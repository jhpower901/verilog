==> flow/design.v <==
module keypad_driver (sw_clk, pb, mode, eBCD, rst);
	input sw_clk;				 
	input [15:0] pb;			 
	input mode;					 
	output reg [4:0] eBCD;		 
	output rst;					 
	reg [15:0] pb_1st;			 
	reg [15:0] pb_2nd;			 
	reg sw_toggle;				 
	reg [4:0]	temp;			 
	reg [34:0]	buffer = 0;			 
	reg [2:0]	cnt_buffer = 0;		 
	assign rst = pb[12];		 
	always @(posedge sw_clk, negedge rst, posedge mode) begin
		if (~rst) begin
			pb_2nd <= 16'h0000;
			pb_1st <= 16'h0000;
			sw_toggle <= 0;
			temp <= 5'h00;
			buffer <= 35'b0;
			cnt_buffer <= 3'b000;
		end 
		else if (mode) begin
			buffer		= buffer >> 5;		 
			cnt_buffer	= cnt_buffer ? cnt_buffer - 1 : cnt_buffer;	 
			eBCD		= buffer[4:0];		 
		end
		else begin
			pb_2nd <= pb_1st;		 
			pb_1st <= ~pb;			 
			if (pb_2nd == 'h0000 && pb_1st != pb_2nd) begin
				sw_toggle <= 1;
			end
			if (sw_toggle == 1 && pb_1st == pb_2nd) begin
				sw_toggle <= 0;
				case (pb_1st)
					'h0001:	temp = 5'h11;		 
					'h0002: temp = 5'h12;		 
					'h0004: temp = 5'h13;		 
					'h0008: temp = 5'h1a;		 
					'h0010: temp = 5'h14;		 
					'h0020: temp = 5'h15;		 
					'h0040: temp = 5'h16;		 
					'h0080: temp = 5'h1b;		 
					'h0100: temp = 5'h17;		 
					'h0200: temp = 5'h18;		 
					'h0400: temp = 5'h19;		 
					'h0800: temp = 5'h1c;		 
					'h2000: temp = 5'h10;		 
					'h4000: temp = 5'h1e;		 
					'h8000: temp = 5'h1f;		 
					default:temp = 5'h00;		 
				endcase
				if (temp[4]) begin
					buffer = buffer + ({30'h00_0000, temp} << (5 * cnt_buffer));		 
					cnt_buffer = cnt_buffer + 1;						 
					eBCD = buffer[4:0];		 
				end
				else begin
					eBCD = buffer[4:0];		 
				end
			end
		end
	end
endmodule
Step by step through the tools: keypad_driver
The steps from the RTL of keypad_driver to its reports follow in flow order.
Lines are those of the file above, counted from 1.
Cell names lack the library's common part.
Not given: -

set-up
  top = keypad_driver
  clock input = sw_clk
  library = sky130hd
  library corner = tt_025C_1v80

Word-level counts
Counts by Yosys on the flattened word-level netlist (proc, flatten, opt, wreduce; memories kept). Register bits leave out memories and registers merged into their read ports (data or address). Print and check cells are left out. Cells with the same type and inputs are merged into one.

storage and ports
  bits in registers = 76
  input port bits = 18

cells by class
  $add $sub $neg = 3
  multipliers = 1
  equal/unequal tests = 17
  shift-type cells = 1
  multiplexer cells = 30
  bitwise gates (word level) = 8
  reduce/logical cells = 6

operators by type and width
  cell                                                         number
  16-bit 2-to-1 mux                                            8
  35-bit 2-to-1 mux                                            3
  5-bit parallel mux with 15-bit select                        1
  16-bit inverter                                              3
  30-bit inverter with 35-bit output                           1
  35-bit adder                                                 1
  5-bit by 6-bit left shift with 35-bit output                 1
  30-bit 2-to-1 mux                                            1
  5-bit 2-to-1 mux                                             6
  3-bit by 3-bit multiplier with 6-bit output with constant A  1
  16-bit by 1-bit == test with 1-bit output with constant B    1
  16-bit by 10-bit == test with 1-bit output with constant B   1
  16-bit by 11-bit == test with 1-bit output with constant B   1
  16-bit by 12-bit == test with 1-bit output with constant B   1
  16-bit by 14-bit == test with 1-bit output with constant B   1
  16-bit by 15-bit == test with 1-bit output with constant B   1
  16-bit == test                                               1
  16-bit != test                                               1
  16-bit == test with constant B                               1
  16-bit by 2-bit == test with 1-bit output with constant B    1
  16-bit by 3-bit == test with 1-bit output with constant B    1
  16-bit by 4-bit == test with 1-bit output with constant B    1
  16-bit by 5-bit == test with 1-bit output with constant B    1
  16-bit by 6-bit == test with 1-bit output with constant B    1
  16-bit by 7-bit == test with 1-bit output with constant B    1
  16-bit by 8-bit == test with 1-bit output with constant B    1
  16-bit by 9-bit == test with 1-bit output with constant B    1
  16-bit zero test                                             1

Other operator kinds: 11; their cells: 22.

Depth
Yosys ltp: most cells in a row. Word level: on the elaborated netlist, between registers, memories and ports. Mapped: between sequential cells and ports; inverters and the memories' decode and read muxes count.

depth
  word-level depth = 6
  ABC_AREA = 0
  mapped depth = 21

Synthesis result
The flow's flattened synthesis, as Yosys stat reports it; memories are mapped. The netlist is that of the ABC_AREA named above (0 if unset); the other value can give another one.
The area totals of this step are shown rounded.

cells by type
  cell      number  total area (sq um)
  dfbbp_1   71      2.31E+03
  nand2_1   124     465.446
  ha_1      37      462.944
  o21a_1    58      435.418
  xnor2_1   43      376.611
  nor2_1    64      240.23
  o21ai_0   42      210.202
  a21oi_1   40      200.192
  inv_1     45      168.912
  dfrtp_1   5       125.12
  mux2_2    11      123.869
  clkbuf_1  32      120.115
  mux2i_1   12      120.115
  a21o_1    14      105.101
  xor2_1    12      105.101
  a31oi_1   10      62.56
  or3_1     9       56.304
  nand4_1   8       50.048

Not listed: further types 46, cells in them 120.

synthesis totals
  standard cells after synthesis = 757
  cell area after synthesis = 6,650 sq um
  flip-flop cells = 76
  buffers = 45

Worst setup path after synthesis
OpenSTA on the mapped netlist: ideal clock, no wires. The path of least setup slack (recovery checks aside). Input and output delay are each 20% of the period. Register names are those of the netlist, which keeps one name where synthesis merged equal registers.

timing path post-synthesis
  kind = reg2reg
  start = register pb_1st[0]
  end = register buffer[34]
  period = 4.51 ns
  launch time at the first pin = 0.000 ns
  arrival = 4.342 ns
  data required time = 4.441 ns
  path slack = 0.100 ns
  path delay = 4.411 ns
  driving pins on the path = 20
  buffers on the path = 1
  synthesis period reached = 4.41 ns

"path delay" is the arrival time less input delay plus setup time.
"driving pins on the path": output pins that drive a net of the path, with the launching flip-flop's if there is one; two outputs of one cell count as two.
"synthesis period reached" = period - worst setup slack (recovery checks aside). The figure is calculated, with input and output delays left at 20% of the set period.
The rows between start and end are the longest chain of elaborated cells between them; the timing report does not say that the signal goes this way. Where chains are equally long, one stands for them.
Each line given opens the expression or statement behind the cell; cells for indexed reads and writes are added by Yosys, which also makes memories of some case tables.
At most two assigning lines are given for a register; there are more.

on the way, post-synthesis
  path through = dfbbp_1 > buf_4 > nor3_4 > nand4_2 > nor4_2 > nor3_1 > nand2_1 > nand2_1 > or3_1 > nor2_1 > ha_1 > o211ai_1 > a21oi_1 > o221ai_1 > a21oi_1 > o41ai_1 > a31oi_1 > a41oi_1 > mux2_2 > nand3_1
  length of the longest elaborated chain = 5
  elaborated cells between the ends (all ways) = 22
  source lines of those cells = 3
  classes of those cells = add/sub (1); eq/ne (16); shift (1); mux (2); reduce/logical (2)

ends and longest elaborated chain, post-synthesis
  what                                          RTL line  text
  from (decl)                                   7         reg [15:0] pb_1st;
  from (assign)                                 17        pb_1st <= 16'h0000;
  from (assign)                                 30        pb_1st <= ~pb;
  16-bit == test                                36        case (pb_1st)
  5-bit parallel mux with 15-bit select         36
  5-bit 2-to-1 mux                              34        if (sw_toggle == 1 && pb_1st == pb_2nd) begin
  5-bit by 6-bit left shift with 35-bit output  55        buffer = buffer + ({30'h00_0000, temp} << (5 * cnt_buffer));
  35-bit adder                                  55
  to (assign)                                   24        buffer = buffer >> 5;
  to (assign)                                   55
  to (decl)                                     11        reg [34:0] buffer = 0;

Path in the finished layout
Path of least setup slack in the final report of flow run A (OpenROAD, finished layout, wires in). Where an end is a register, its clock arrival counts in the times.

timing path after layout
  kind = reg2reg
  start = register pb_1st[5]
  end = register buffer[34]
  period = 6.12 ns
  launch time at the first pin = 0.34 ns
  arrival = 6.03 ns
  data required time = 6.40 ns
  path slack = 0.37 ns
  driving pins on the path = 20
  buffers on the path = 1

The rows between start and end are the longest chain of elaborated cells between them; the timing report does not say that the signal goes this way. Where chains are equally long, one stands for them.
At most two assigning lines are given for a register; there are more.

on the way, after layout
  path through = dfbbp_1 > clkbuf_1 > nor4_4 > and4b_1 > a41oi_1 > o41ai_1 > a31oi_1 > nor4_1 > ha_1 > inv_1 > fa_1 > nand2b_1 > a21oi_1 > o221ai_1 > a21oi_1 > o41ai_1 > a31oi_1 > a41oi_1 > mux2_2 > nand3_1
  length of the longest elaborated chain = 5
  elaborated cells between the ends (all ways) = 22
  source lines of those cells = 3
  classes of those cells = add/sub (1); eq/ne (16); shift (1); mux (2); reduce/logical (2)

ends and longest elaborated chain, after layout
  what                                          RTL line  text
  from (decl)                                   7         reg [15:0] pb_1st;
  from (assign)                                 17        pb_1st <= 16'h0000;
  from (assign)                                 30        pb_1st <= ~pb;
  16-bit == test                                36        case (pb_1st)
  5-bit parallel mux with 15-bit select         36
  5-bit 2-to-1 mux                              34        if (sw_toggle == 1 && pb_1st == pb_2nd) begin
  5-bit by 6-bit left shift with 35-bit output  55        buffer = buffer + ({30'h00_0000, temp} << (5 * cnt_buffer));
  35-bit adder                                  55
  to (assign)                                   24        buffer = buffer >> 5;
  to (assign)                                   55
  to (decl)                                     11        reg [34:0] buffer = 0;

FLOW RESULTS
============

Stored flow runs of keypad_driver (2 of them; Yosys, OpenROAD, sky130hd). They differ in their settings and are not a sequence. Constraints: input delay and output delay 20% of the set period each, output load 0.01 pF.
"achieved clock period": clock period set for the run, less the worst setup slack. It is reckoned from that one timing run; input and output delays stay at 20% of the period that was set.
By "worst setup path time" is meant the share of the clock period that the worst setup path is allowed (20% is reserved at inputs, 20% at outputs), minus its slack. Clock arrival times at its registers enter into it.
"power": no workload was simulated; the value follows from the tool's default switching activity.
Values from the reports are rounded here.

Flow run A
==> flow/run.sh <==
#!/bin/bash
# the make line also repeats the synthesis and layout settings of config.mk as NAME=value (left out here)
make -C /OpenROAD-flow-scripts/flow DESIGN_CONFIG=/design/flow/config.mk WORK_HOME=/design/flow/orfs CLKGATE_MAP_FILE= finish
==> flow/config.mk <==
export PLATFORM = sky130hd
export DESIGN_NAME = keypad_driver
export DESIGN_NICKNAME = keypad_driver
export VERILOG_FILES = /design/flow/design.v
export SDC_FILE = /design/flow/constraint.sdc
export NUM_CORES = 4
export LEC_CHECK = 0
export CAP_MARGIN = 20
export CORE_ASPECT_RATIO = 0.62
export CORE_MARGIN = 3
export CORE_UTILIZATION = 68
export GPL_ROUTABILITY_DRIVEN = 1
export GPL_TIMING_DRIVEN = 0
export MIN_ROUTING_LAYER = met1
export PLACE_DENSITY_LB_ADDON = 0.15
export SETUP_SLACK_MARGIN = -0.0
export SLEW_MARGIN = 20
export TNS_END_PERCENT = 20
==> flow/constraint.sdc <==
create_clock -name core_clock -period 6.12 [get_ports {sw_clk}]
set_input_delay 1.2240 -clock core_clock [delete_from_list [all_inputs] [get_ports {sw_clk}]]
set_output_delay 1.2240 -clock core_clock [all_outputs]
set_load 0.01 [all_outputs]

==> results of flow run A <==
chip area after synthesis (Yosys): 6,650 sq um
die area: 11,000 sq um
utilization: 0.798
worst setup slack after layout: 0.371 ns
total negative slack: 0.000 ns
power: 1,290 µW
achieved clock period: 5.749 ns
worst setup path time: 5.75 ns
worst setup path kind: reg2reg

Flow run B
==> flow/run.sh <==
#!/bin/bash
# the make line also repeats the synthesis and layout settings of config.mk as NAME=value (left out here)
make -C /OpenROAD-flow-scripts/flow DESIGN_CONFIG=/design/flow/config.mk WORK_HOME=/design/flow/orfs CLKGATE_MAP_FILE= finish
==> flow/config.mk <==
export PLATFORM = sky130hd
export DESIGN_NAME = keypad_driver
export DESIGN_NICKNAME = keypad_driver
export VERILOG_FILES = /design/flow/design.v
export SDC_FILE = /design/flow/constraint.sdc
export NUM_CORES = 4
export LEC_CHECK = 0
export CAP_MARGIN = 20
export CORE_MARGIN = 2
export CORE_UTILIZATION = 19
export CTS_CLUSTER_SIZE = 38
export MIN_ROUTING_LAYER = met2
export SETUP_SLACK_MARGIN = 0.26
export SLEW_MARGIN = 20
==> flow/constraint.sdc <==
create_clock -name core_clock -period 3.99 [get_ports {sw_clk}]
set_input_delay 0.7980 -clock core_clock [delete_from_list [all_inputs] [get_ports {sw_clk}]]
set_output_delay 0.7980 -clock core_clock [all_outputs]
set_load 0.01 [all_outputs]

==> results of flow run B <==
chip area after synthesis (Yosys): 6,650 sq um
die area: 36,500 sq um
utilization: 0.269
worst setup slack after layout: -0.462 ns
total negative slack: -5.17 ns
power: 2,000 µW
achieved clock period: 4.452 ns
worst setup path time: 4.45 ns
worst setup path kind: reg2reg
